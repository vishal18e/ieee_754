==> flow/design.v <==
`timescale 1ps / 1ps
module addcumsub(opp,A,B,out);
parameter size=26;
input opp;		 
input [size-1:0]A,B;	 
output reg [size-1:0]out;	 
reg [size-1:0]in1,in2;	 
wire [size:0] s;		 
reg [size-1:0] Bbar;	 
cladiv C1(in1,in2,s);
always @*
begin
Bbar=-B;
if(!opp)
begin
in1=A;
in2=B;
out=s[size-1:0];
end
else
begin
in1=A;
in2=Bbar;
out=s[size-1:0];
end
end
endmodule
`timescale 1ps / 1ps
module cladiv(in1,in2,s);
parameter size=26;
input [size-1:0]in1,in2;	 
output [size:0]s;		 
wire [size-1:0]C,G,P;
wire co;
assign G=in1&in2;
assign P=in1^in2;
assign C[0]=0;
assign C[1]=G[0]+(P[0]&C[0]);
assign C[2]=G[1]+(P[1]&C[1]);
assign C[3]=G[2]+(P[2]&C[2]);
assign C[4]=G[3]+(P[3]&C[3]);
assign C[5]=G[4]+(P[4]&C[4]);
assign C[6]=G[5]+(P[5]&C[5]);
assign C[7]=G[6]+(P[6]&C[6]);
assign C[8]=G[7]+(P[7]&C[7]);
assign C[9]=G[8]+(P[8]&C[8]);
assign C[10]=G[9]+(P[9]&C[9]);
assign C[11]=G[10]+(P[10]&C[10]);
assign C[12]=G[11]+(P[11]&C[11]);
assign C[13]=G[12]+(P[12]&C[12]);
assign C[14]=G[13]+(P[13]&C[13]);
assign C[15]=G[14]+(P[14]&C[14]);
assign C[16]=G[15]+(P[15]&C[15]);
assign C[17]=G[16]+(P[16]&C[16]);
assign C[18]=G[17]+(P[17]&C[17]);
assign C[19]=G[18]+(P[18]&C[18]);
assign C[20]=G[19]+(P[19]&C[19]);
assign C[21]=G[20]+(P[20]&C[20]);
assign C[22]=G[21]+(P[21]&C[21]);
assign C[23]=G[22]+(P[22]&C[22]);
assign C[24]=G[23]+(P[23]&C[23]);
assign C[25]=G[24]+(P[24]&C[24]);
assign co=G[25]+(P[25]&C[25]);
assign s={co,P^C};
endmodule
`timescale 1ps / 1ps
module controller(clk,res,count,ch,out);
input [5:0] count;
input ch,clk,res;	 
output reg [8:0] out;
parameter T0=0; 
parameter T1=1; 
parameter T2=2; 
parameter T3=3; 
parameter T4=4; 
parameter T5=5; 
parameter T6=6; 
parameter T7=7; 
parameter T8=8; 
reg [3:0] cs,ns;
always@(posedge clk)
begin
if(res)
cs=T0;
else
cs=ns;
end
always@(posedge clk)
begin
case(cs)
T0: begin
	ns=T1;
	out=9'b000000001;
    end
T1: begin
	ns=T2;
	out=9'b000000010;
    end
T2: begin	 
	ns=T3;
	out=9'b000000100;
    end
T3: begin	
	case(ch)
	0: ns=T4;	 
	1: ns=T5;	 
	default: ns=T3;
	endcase
	out=9'b000001000;
    end
T4: begin
	ns=T6;
	out=9'b000010000;
    end
T5: begin	
	ns=T6;
	out=9'b000100000;
    end
T6: begin
	ns=T7;
	out=9'b001000000;
    end
T7: begin
	if(count==23)
	ns=T8;
	else
	ns=T1;
	out=9'b010000000;
    end
T8: out=9'b100000000;
default : begin
		ns=T0;
		out=0;
	  end
endcase
end
endmodule
`timescale 1ps / 1ps
module print(in,sw,out);
parameter size=24;
input [size-1:0] in;
input sw;	 
output [size-1:0] out;
assign out=sw?in:0;
endmodule
`timescale 1ps / 1ps
module registerA(clk,ld,in,out);
parameter size=24;
input clk,ld;
input [size-1:0] in;
output reg [size-1:0] out;
always @ (posedge clk)
begin
if(ld)	 
out<=in;
end
endmodule
`timescale 1ps / 1ps
module registerB(clk,ld,in,inild,sld,sin,out);
parameter size=26;
input clk,ld,sld,sin;
input [size-1:0] in,inild;	 
output reg [size-1:0] out;
always @ (posedge clk)
begin
if(ld)	 
out<=in;
else if(sld)	 
out<={out[size-3:0],sin};
end
always@(inild)
out<=inild;
endmodule
`timescale 1ps / 1ps
module registerQ(clk,ld,in,sld,sin,out);
parameter size=24;
input clk,ld,sld,sin;
input [size-1:0] in;
output reg [size-1:0] out;
always @ (posedge clk)
begin
if(ld)	 
out<=in;
else if(sld)	 
out<={out[size-2:0],sin};
end
endmodule
`timescale 1ps / 1ps
module resdivision(clk,res,divisor,dividen,quotient);
parameter size=24;
input clk,res;
input [size-1:0] divisor,dividen;
output [size-1:0] quotient;
wire [8:0]T; 
wire [5:0]count; 
wire [size-1:0] Qout,Aout;
wire [size+1:0] Bin,Bout;
reg  [size-1:0] dum=0;
controller C1(.clk(clk),.res(res),.count(count),.ch(Bout[size+1]),.out(T));
simpcounter CO1(.clk(clk) 
,.res(T[0]) 
,.enb(T[7]) 
,.count(count) 
);
registerQ Q(.clk(clk),.ld(T[0]),.in(dum),.sld((T[4]|T[5])),.sin(T[4]),.out(Qout));
registerB B(.clk(clk),.ld(T[1]|T[5]),.in(Bin),.inild({2'b0,dividen}),.sld(T[6]),.sin(T[0]),.out(Bout));
registerA A(.clk(clk),.ld(T[0]),.in(divisor),.out(Aout));
addcumsub addsub(.opp(T[1]),.A(Bout),.B({2'b0,Aout}),.out(Bin));
print P1(.in(Qout),.sw(T[8]),.out(quotient));
endmodule
`timescale 1ps / 1ps
module simpcounter(input clk,res,enb,output reg[5:0] count);
always @(posedge clk)
count<=res? 5'b0 :( enb? count+1 : count);
endmodule
# Step by step through the tools: resdivision
# The steps from the RTL of resdivision to its reports follow in flow order.
# Lines are those of the file above, counted from 1.
# Cell names lack the library's common part.
# A cell with n/a has no value.
[inputs] design="resdivision" clk_port="clk" cell_library="sky130hd" pvt_corner="tt_025C_1v80"

# Word-level counts
# Yosys after proc, flatten, opt, wreduce and memory -nomap, before mapping. Memory bits, and registers merged into a memory's read port (data or address), are not among the register bits. Print and check cells are not counted. Equal cells are merged and count once.
[word_totals] word_cells=22 input_bits=50 out_inout_bits=24 reg_bits=47
[op_classes] add_sub_neg=1 eq_ne=9 muxes=4 reduce_logical=2 logic=1
[op_table] operator="9-bit case mux with 9-bit select" count=1
[op_table] operator="4-bit case mux with 8-bit select" count=1
[op_table] operator="24-bit 2-to-1 mux" count=1
[op_table] operator="4-bit by 3-bit == test with 1-bit output with constant B" count=4
[op_table] operator="4-bit by 2-bit == test with 1-bit output with constant B" count=2
[op_table] operator="6-bit by 1-bit adder with 6-bit output with constant B" count=1
[op_table] operator="6-bit by 5-bit == test with 1-bit output with constant B" count=1
[op_table] operator="4-bit by 1-bit == test with 1-bit output with constant B" count=1
[op_table] operator="4-bit == test with constant B" count=1
[op_table] operator="4-bit logical NOT" count=1
[op_table] operator="4-bit 2-to-1 mux" count=1
[op_table] operator="2-bit OR reduction" count=1
[op_table] operator="1-bit bitwise OR" count=1

# Longest topological paths
# Yosys ltp: most cells in a row. Word level: on the elaborated netlist, between registers, memories and ports. Mapped: between sequential cells and ports; inverters and the memories' decode and read muxes count.
[depth] word_depth=3 ABC_AREA=0 ltp_mapped=5

# Mapped cells and area
# Source: synth_stat.txt of the flow (Yosys; design flattened, memories mapped). It holds for the ABC_AREA given above (unset counts as 0); a run with the other value may have another netlist.
# The area totals of this step are shown rounded.
[synth_totals] seqArea_um2=900 cells=190 buf_cells=10 flip_flops=43 yosys_area_um2=1700
[types] type="dfxtp_1" count=39 area_total_um2=780.749
[types] type="nand2_1" count=50 area_total_um2=187.68
[types] type="and2_1" count=24 area_total_um2=150.144
[types] type="a21oi_1" count=25 area_total_um2=125.12
[types] type="edfxtp_1" count=4 area_total_um2=120.115
[types] type="xor2_1" count=4 area_total_um2=35.034
[types] type="clkbuf_1" count=8 area_total_um2=30.029
[types] type="nor2_1" count=8 area_total_um2=30.029
[types] type="nor2b_1" count=4 area_total_um2=25.024
[types] type="nor3b_1" count=2 area_total_um2=15.014
[types] type="ha_1" count=1 area_total_um2=12.512
[types] type="nand4_2" count=1 area_total_um2=12.512
[types] type="inv_1" count=3 area_total_um2=11.261
[types] type="a21bo_1" count=1 area_total_um2=10.01
[types] type="buf_2" count=2 area_total_um2=10.01
[types] type="mux2i_1" count=1 area_total_um2=10.01
[types] type="nor3_1" count=2 area_total_um2=10.01
[types] type="nor4bb_1" count=1 area_total_um2=10.01
# Other cell types: 10; their cells: 10.

# Timing after synthesis
# Source: OpenSTA report_checks on the synthesized netlist (no wires, ideal clock, input and output delay 20% of the period each), path of least setup slack; recovery checks are left aside. Register names are those of the netlist, which keeps one name where synthesis merged equal registers.
[synth_timing] path_kind="flip-flop to flip-flop" from="register CO1.count[0]" to="register C1.ns[0]" tclk_ns=1.76 launch_ns=0.000 arrival_ns=1.036 driving_pins=5 path_slack_ns=0.456 delay_ns=1.304 synth_period_reached_ns=1.304
# "delay_ns" is the arrival time less input delay plus setup time.
# "driving_pins" counts driving pins, that of a launching flip-flop among them; a cell with two outputs on the path counts twice.
# "synth_period_reached_ns" is the clock period less the worst setup slack; recovery checks do not enter. This is arithmetic on one report: input and output delays are still those of the set period (20% each).
# Between the ends stands the longest chain of elaborated cells between them, by number of cells; it is not shown to be the way that was timed. Of several equally long chains one is given.
# Each line given opens the expression or statement behind the cell; cells for indexed reads and writes are added by Yosys, which also makes memories of some case tables.
# At most two assigning lines are given for a register; there are more.
[synth_via] path_cell_list="dfxtp_1 ha_1 nor4bb_1 a21bo_1 a221oi_1" elab_chain_len=3 cells_between=3 cone_classes="1 x eq/ne; 2 x mux"
[synth_lines] item="from (decl)" line=212 rtl="module simpcounter(input clk,res,enb,output reg[5:0] count);"
[synth_lines] item="from (assign)" line=214 rtl="count<=res? 5'b0 :( enb? count+1 : count);"
[synth_lines] item="6-bit by 5-bit == test with 1-bit output" line=124 rtl="if(count==23)"
[synth_lines] item="4-bit 2-to-1 mux" line=124
[synth_lines] item="4-bit case mux with 8-bit select" line=90 rtl="case(cs)"
[synth_lines] item="to (assign)" line=92 rtl="ns=T1;"
[synth_lines] item="to (assign)" line=96 rtl="ns=T2;"
[synth_lines] item="to (decl)" line=80 rtl="reg [3:0] cs,ns;"

# Path in the finished layout
# From the final timing report of flow run A: the path of least setup slack in the routed layout; clock arrival at registers is part of the times.
[layout_timing] path_kind="flip-flop to output port" from="register C1.out[8]" to="output quotient[12]" tclk_ns=1.37 driving_pins=4 output_delay_ns=0.27 arrival_ns=1.14 launch_ns=0.35 path_slack_ns=-0.04
# Between the ends stands the longest chain of elaborated cells between them, by number of cells; it is not shown to be the way that was timed. Of several equally long chains one is given.
# At most two assigning lines are given for a register; there are more.
[layout_via] path_cell_list="dfxtp_2 buf_4 and2_1 buf_2" elab_chain_len=1 cells_between=1 cone_classes="1 x mux"
[layout_lines] item="from (decl)" line=70 rtl="output reg [8:0] out;"
[layout_lines] item="from (assign)" line=93 rtl="out=9'b000000001;"
[layout_lines] item="from (assign)" line=97 rtl="out=9'b000000010;"
[layout_lines] item="24-bit 2-to-1 mux" line=144 rtl="assign out=sw?in:0;"
[layout_lines] item="to (decl)" line=193 rtl="output [size-1:0] quotient;"

# Flow measurements of resdivision on sky130hd: 2 stored runs with different settings, listed in no order. Input and output delays are each 20% of the period that was set; the output load is 0.01 pF.
# "achieved_clock_period_ns" is the run's clock period less its worst setup slack. It is reckoned from that one timing run; input and output delays stay at 20% of the period that was set.
# Values from the reports are rounded here.
run="flow run A" settings period_ns=1.37 CORE_UTILIZATION=48 PLACE_DENSITY_LB_ADDON=0.17 CELL_PAD_IN_SITES_GLOBAL_PLACEMENT=1 ABC_AREA=0 GPL_ROUTABILITY_DRIVEN=1 CAP_MARGIN=0 MIN_ROUTING_LAYER="met2" MAX_ROUTING_LAYER="met5" CORE_MARGIN=2 SLEW_MARGIN=20
run="flow run A" results yosys.chip_area_um2=1700 die_area_um2=3900 final_util_pct=63 setup_worst_slack_ns=-0.041 tns_setup_ns=-0.50 achieved_clock_period_ns=1.411
run="flow run B" settings period_ns=2.24 CORE_UTILIZATION=33 PLACE_DENSITY_LB_ADDON=0.29 HOLD_SLACK_MARGIN=0.05 ABC_AREA=1 CTS_CLUSTER_SIZE=96 MAX_ROUTING_LAYER="met4" CAP_MARGIN=20 CORE_MARGIN=2 SLEW_MARGIN=20
run="flow run B" results yosys.chip_area_um2=1800 die_area_um2=5900 final_util_pct=42 setup_worst_slack_ns=0.26 tns_setup_ns=0.000 achieved_clock_period_ns=1.982
